==> flow/design.v <==
module mul_4_stage (
	input clk, ce,
	input[31 : 0] a,
	input [31 : 0] b,
	output [31 : 0] p
);
	reg [31 : 0] a_reg = 0, b_reg = 0, q0 = 0, q1 = 0, q2 = 0;
	wire [63 : 0] mul_wire;
	assign mul_wire = a_reg * b_reg;
	wire [31 : 0] mul;
	assign mul = mul_wire[31 : 0];
	always @(posedge clk)
		if(ce)begin
			a_reg <= a;
			b_reg <= b;
			q0 <= mul;
			q1 <= q0;
			q2 <= q1;
		end
	assign p = q2;
endmodule
module mul_8_stage (
	input clk, ce,
	input[31 : 0] a,
	input [31 : 0] b,
	output [31 : 0] p
);
	reg [31 : 0] a_reg = 0, b_reg = 0, q0 = 0, q1 = 0, q2 = 0, q3 = 0, q4 = 0, q5 = 0, q6 = 0;
	wire [63 : 0] mul_wire;
	assign mul_wire = a_reg * b_reg;
	wire [31 : 0] mul;
	assign mul = mul_wire[31 : 0];
	always @(posedge clk)
		if(ce)begin
			a_reg <= a;
			b_reg <= b;
			q0 <= mul;
			q1 <= q0;
			q2 <= q1;
			q3 <= q2;
			q4 <= q3;
			q5 <= q4;
			q6 <= q5;
		end
	assign p = q6;
endmodule
# Step by step through the tools: mul_8_stage
# The steps from the RTL of mul_8_stage to its reports follow in flow order.
# Line numbers count from 1 in the design file above.
# The mark n/a stands for no value.
# inputs
design	mul_8_stage
clock	clk
library	sky130hd
lib_corner	tt_025C_1v80

# After elaboration
# Counts by Yosys on the flattened word-level netlist (proc, flatten, opt, wreduce; memories kept). Register bits leave out memories and registers merged into their read ports (data or address); mux counts leave out enables and synchronous resets folded into registers. Print and check cells are left out. Cells with the same type and inputs are merged into one.
# word_totals
n_memories	0
register_bits	288
output_inout_bits	32
latchBits	0
mem_bits_rw	0
clocked_rd_ports_x_width	0
in_bits	66
rom_bits	0
# op_classes
n_reduce_logical	0
add_sub_neg	0
n_cmp	0
shift	0
n_mux	0
n_logic	0
mul	1
div	0
n_eq	0
# ops
operator	n
multiplier 32 x 32 -> 32 bit	1

# Depth
# Longest topological path by Yosys (ltp), each cell counted once; first at word level (registers and memories cut), then after technology mapping (sequential cells cut; the memories' decode and read muxes count).
# depth
depth_word	1
abc_area	0
mapped_depth	26
ltp_nobuf	24

# Synthesis result
# Source: synth_stat.txt of the flow (Yosys; design flattened, memories mapped). It holds for the ABC_AREA given above (unset counts as 0); a run with the other value may have another netlist.
# by_type
cell_type	n
sky130_fd_sc_hd__edfxtp_1	288
sky130_fd_sc_hd__fa_1	408
sky130_fd_sc_hd__and2_1	367
sky130_fd_sc_hd__ha_1	123
sky130_fd_sc_hd__inv_1	360
sky130_fd_sc_hd__nand2_1	178
sky130_fd_sc_hd__xnor2_1	66
sky130_fd_sc_hd__clkbuf_1	82
sky130_fd_sc_hd__xor2_1	18
sky130_fd_sc_hd__a21oi_1	26
sky130_fd_sc_hd__a21o_1	8
sky130_fd_sc_hd__nor2_1	16
sky130_fd_sc_hd__o21ai_0	10
sky130_fd_sc_hd__nand3_1	6
sky130_fd_sc_hd__o21bai_1	4
sky130_fd_sc_hd__a31oi_1	3
sky130_fd_sc_hd__and3_1	3
sky130_fd_sc_hd__a211o_1	2
# Other cell types: 25; their cells: 31.
# synth_totals
flip_flops	288
mapped_area_um2	24373.4
cells	1999
seq_area_um2	8648.3

# Path before layout
# Path of least setup slack by OpenSTA after synthesis, without wires, with an ideal clock, recovery checks aside; 20% of the period is set as input and as output delay. Where synthesis merged equal registers, the netlist keeps one of their names.
# synth_timing
path_type	register to register
start	register a_reg[13]
end	register q0[30]
arrival_time_ns	6.402
path_slack_ns	-0.470
setup_time_ns	0.258
n_path_buf	3
path_delay_ns	6.660
clock_period_ns	6.19
t_first_pin_ns	0.000
stages	23
period_less_setup_slack_ns	6.66
# "path_delay_ns" is the arrival time less input delay plus setup time.
# "stages": output pins that drive a net of the path, with the launching flip-flop's if there is one; two outputs of one cell count as two.
# "period_less_setup_slack_ns" is the clock period less the worst setup slack; recovery checks do not enter. This is arithmetic on one report: input and output delays are still those of the set period (20% each).
# Between the ends stands the longest chain of elaborated cells between them, by number of cells; it is not shown to be the way that was timed. Of several equally long chains one is given.
# A line is the first line of the expression or statement that the cell stems from. Yosys adds cells for indexed reads and writes and turns some case tables into memories.
# synth_between
cell_sequence	sky130_fd_sc_hd__edfxtp_1 -> sky130_fd_sc_hd__clkbuf_1 -> sky130_fd_sc_hd__clkbuf_1 -> sky130_fd_sc_hd__nand2_1 -> sky130_fd_sc_hd__fa_1 -> sky130_fd_sc_hd__fa_1 -> sky130_fd_sc_hd__fa_1 -> sky130_fd_sc_hd__inv_1 -> sky130_fd_sc_hd__fa_1 -> sky130_fd_sc_hd__inv_1 -> sky130_fd_sc_hd__fa_1 -> sky130_fd_sc_hd__inv_1 -> sky130_fd_sc_hd__fa_1 -> sky130_fd_sc_hd__fa_1 -> sky130_fd_sc_hd__fa_1 -> sky130_fd_sc_hd__ha_1 -> sky130_fd_sc_hd__clkbuf_1 -> sky130_fd_sc_hd__nor2b_1 -> sky130_fd_sc_hd__o32ai_1 -> sky130_fd_sc_hd__a31oi_2 -> sky130_fd_sc_hd__a211o_1 -> sky130_fd_sc_hd__a21oi_1 -> sky130_fd_sc_hd__xnor2_1
elab_chain_len	1
cone_cells	1
lines_between	1
cone_classes	mul: 1
# synth_lines
item	line_no	source
start: declaration	28	reg [31 : 0] a_reg = 0, b_reg = 0, q0 = 0, q1 = 0, q2 = 0, q3 = 0, q4 = 0, q5 = 0, q6 = 0;
start: assignment	35	a_reg <= a;
multiplier 32 x 32 -> 32 bit	30	assign mul_wire = a_reg * b_reg;
end: assignment	37	q0 <= mul;
end: declaration	28

# Worst path after layout
# From the final timing report of flow run 1: the path of least setup slack in the routed layout; clock arrival at registers is part of the times.
# layout_timing
path_type	register to register
start	register a_reg[15]
end	register q0[31]
n_path_buf	1
t_first_pin_ns	0.58
arrival_time_ns	7.12
stages	24
clock_period_ns	6.99
path_slack_ns	0.20
setup_time_ns	0.25
# Between the ends stands the longest chain of elaborated cells between them, by number of cells; it is not shown to be the way that was timed. Of several equally long chains one is given.
# layout_between
cell_sequence	sky130_fd_sc_hd__edfxtp_1 -> sky130_fd_sc_hd__buf_12 -> sky130_fd_sc_hd__and2_1 -> sky130_fd_sc_hd__fa_1 -> sky130_fd_sc_hd__inv_1 -> sky130_fd_sc_hd__fa_1 -> sky130_fd_sc_hd__fa_1 -> sky130_fd_sc_hd__fa_1 -> sky130_fd_sc_hd__inv_1 -> sky130_fd_sc_hd__fa_1 -> sky130_fd_sc_hd__inv_1 -> sky130_fd_sc_hd__fa_1 -> sky130_fd_sc_hd__inv_1 -> sky130_fd_sc_hd__fa_1 -> sky130_fd_sc_hd__fa_1 -> sky130_fd_sc_hd__ha_4 -> sky130_fd_sc_hd__a21oi_2 -> sky130_fd_sc_hd__o21ai_1 -> sky130_fd_sc_hd__a31oi_1 -> sky130_fd_sc_hd__o21ai_0 -> sky130_fd_sc_hd__a21oi_1 -> sky130_fd_sc_hd__a21bo_2 -> sky130_fd_sc_hd__o21ai_0 -> sky130_fd_sc_hd__xnor2_1
elab_chain_len	1
cone_cells	1
lines_between	1
cone_classes	mul: 1
# layout_lines
item	line_no	source
start: declaration	28	reg [31 : 0] a_reg = 0, b_reg = 0, q0 = 0, q1 = 0, q2 = 0, q3 = 0, q4 = 0, q5 = 0, q6 = 0;
start: assignment	35	a_reg <= a;
multiplier 32 x 32 -> 32 bit	30	assign mul_wire = a_reg * b_reg;
end: assignment	37	q0 <= mul;
end: declaration	28

Measured data: module mul_8_stage, platform sky130hd, 2 stored runs of the flow under differing settings, order arbitrary. Input and output delays are each 20% of the period that was set; the output load is 0.01 pF.
"timing.achieved_period_ns": clock period set for the run, less the worst setup slack. It is reckoned from that one timing run; input and output delays stay at 20% of the period that was set.
By "critical_path_time_ns" is meant the share of the clock period that the worst setup path is allowed (20% is reserved at inputs, 20% at outputs), minus its slack. Clock arrival times at its registers enter into it.

Flow run 1, flow files:
==> flow/run.sh <==
#!/bin/bash
# the make line also repeats the synthesis and layout settings of config.mk as NAME=value (left out here)
make -C /OpenROAD-flow-scripts/flow DESIGN_CONFIG=/design/flow/config.mk WORK_HOME=/design/flow/orfs CLKGATE_MAP_FILE= finish
==> flow/config.mk <==
export PLATFORM = sky130hd
export DESIGN_NAME = mul_8_stage
export DESIGN_NICKNAME = mul_8_stage
export VERILOG_FILES = /design/flow/design.v
export SDC_FILE = /design/flow/constraint.sdc
export NUM_CORES = 4
export LEC_CHECK = 0
export CAP_MARGIN = 20
export CORE_MARGIN = 2
export CORE_UTILIZATION = 40
export SLEW_MARGIN = 20
==> flow/constraint.sdc <==
create_clock -name core_clock -period 6.99 [get_ports {clk}]
set_input_delay 1.3980 -clock core_clock [delete_from_list [all_inputs] [get_ports {clk}]]
set_output_delay 1.3980 -clock core_clock [all_outputs]
set_load 0.01 [all_outputs]

==> results of flow run 1, as CSV <==
result,value
total_die_area_um2,62923.2
synth_area_um2,24373.4
holdWs_ns,0.394
critical_path_time_ns,6.79
timing.worst_path_kind,"register to register"
final_cell_area_um2,28287.1
layout_utilization_pct,47.0
final_setup_ws_ns,0.198
setup_tns_ns,0.000
timing.achieved_period_ns,6.792

Flow run 2, flow files:
==> flow/run.sh <==
#!/bin/bash
# the make line also repeats the synthesis and layout settings of config.mk as NAME=value (left out here)
make -C /OpenROAD-flow-scripts/flow DESIGN_CONFIG=/design/flow/config.mk WORK_HOME=/design/flow/orfs CLKGATE_MAP_FILE= finish
==> flow/config.mk <==
export PLATFORM = sky130hd
export DESIGN_NAME = mul_8_stage
export DESIGN_NICKNAME = mul_8_stage
export VERILOG_FILES = /design/flow/design.v
export SDC_FILE = /design/flow/constraint.sdc
export NUM_CORES = 4
export LEC_CHECK = 0
export CAP_MARGIN = 20
export CORE_ASPECT_RATIO = 0.78
export CORE_MARGIN = 2
export CORE_UTILIZATION = 24
export GPL_TIMING_DRIVEN = 1
export PLACE_DENSITY_LB_ADDON = 0.27
export SETUP_SLACK_MARGIN = 1.79
export SLEW_MARGIN = 0
export TNS_END_PERCENT = 95
==> flow/constraint.sdc <==
create_clock -name core_clock -period 10.2 [get_ports {clk}]
set_input_delay 2.0400 -clock core_clock [delete_from_list [all_inputs] [get_ports {clk}]]
set_output_delay 2.0400 -clock core_clock [all_outputs]
set_load 0.01 [all_outputs]

==> results of flow run 2, as CSV <==
result,value
total_die_area_um2,104141.0
synth_area_um2,24373.4
holdWs_ns,0.412
critical_path_time_ns,7.52
timing.worst_path_kind,"register to register"
final_cell_area_um2,27900.5
layout_utilization_pct,27.6
final_setup_ws_ns,2.684
setup_tns_ns,0.000
timing.achieved_period_ns,7.516
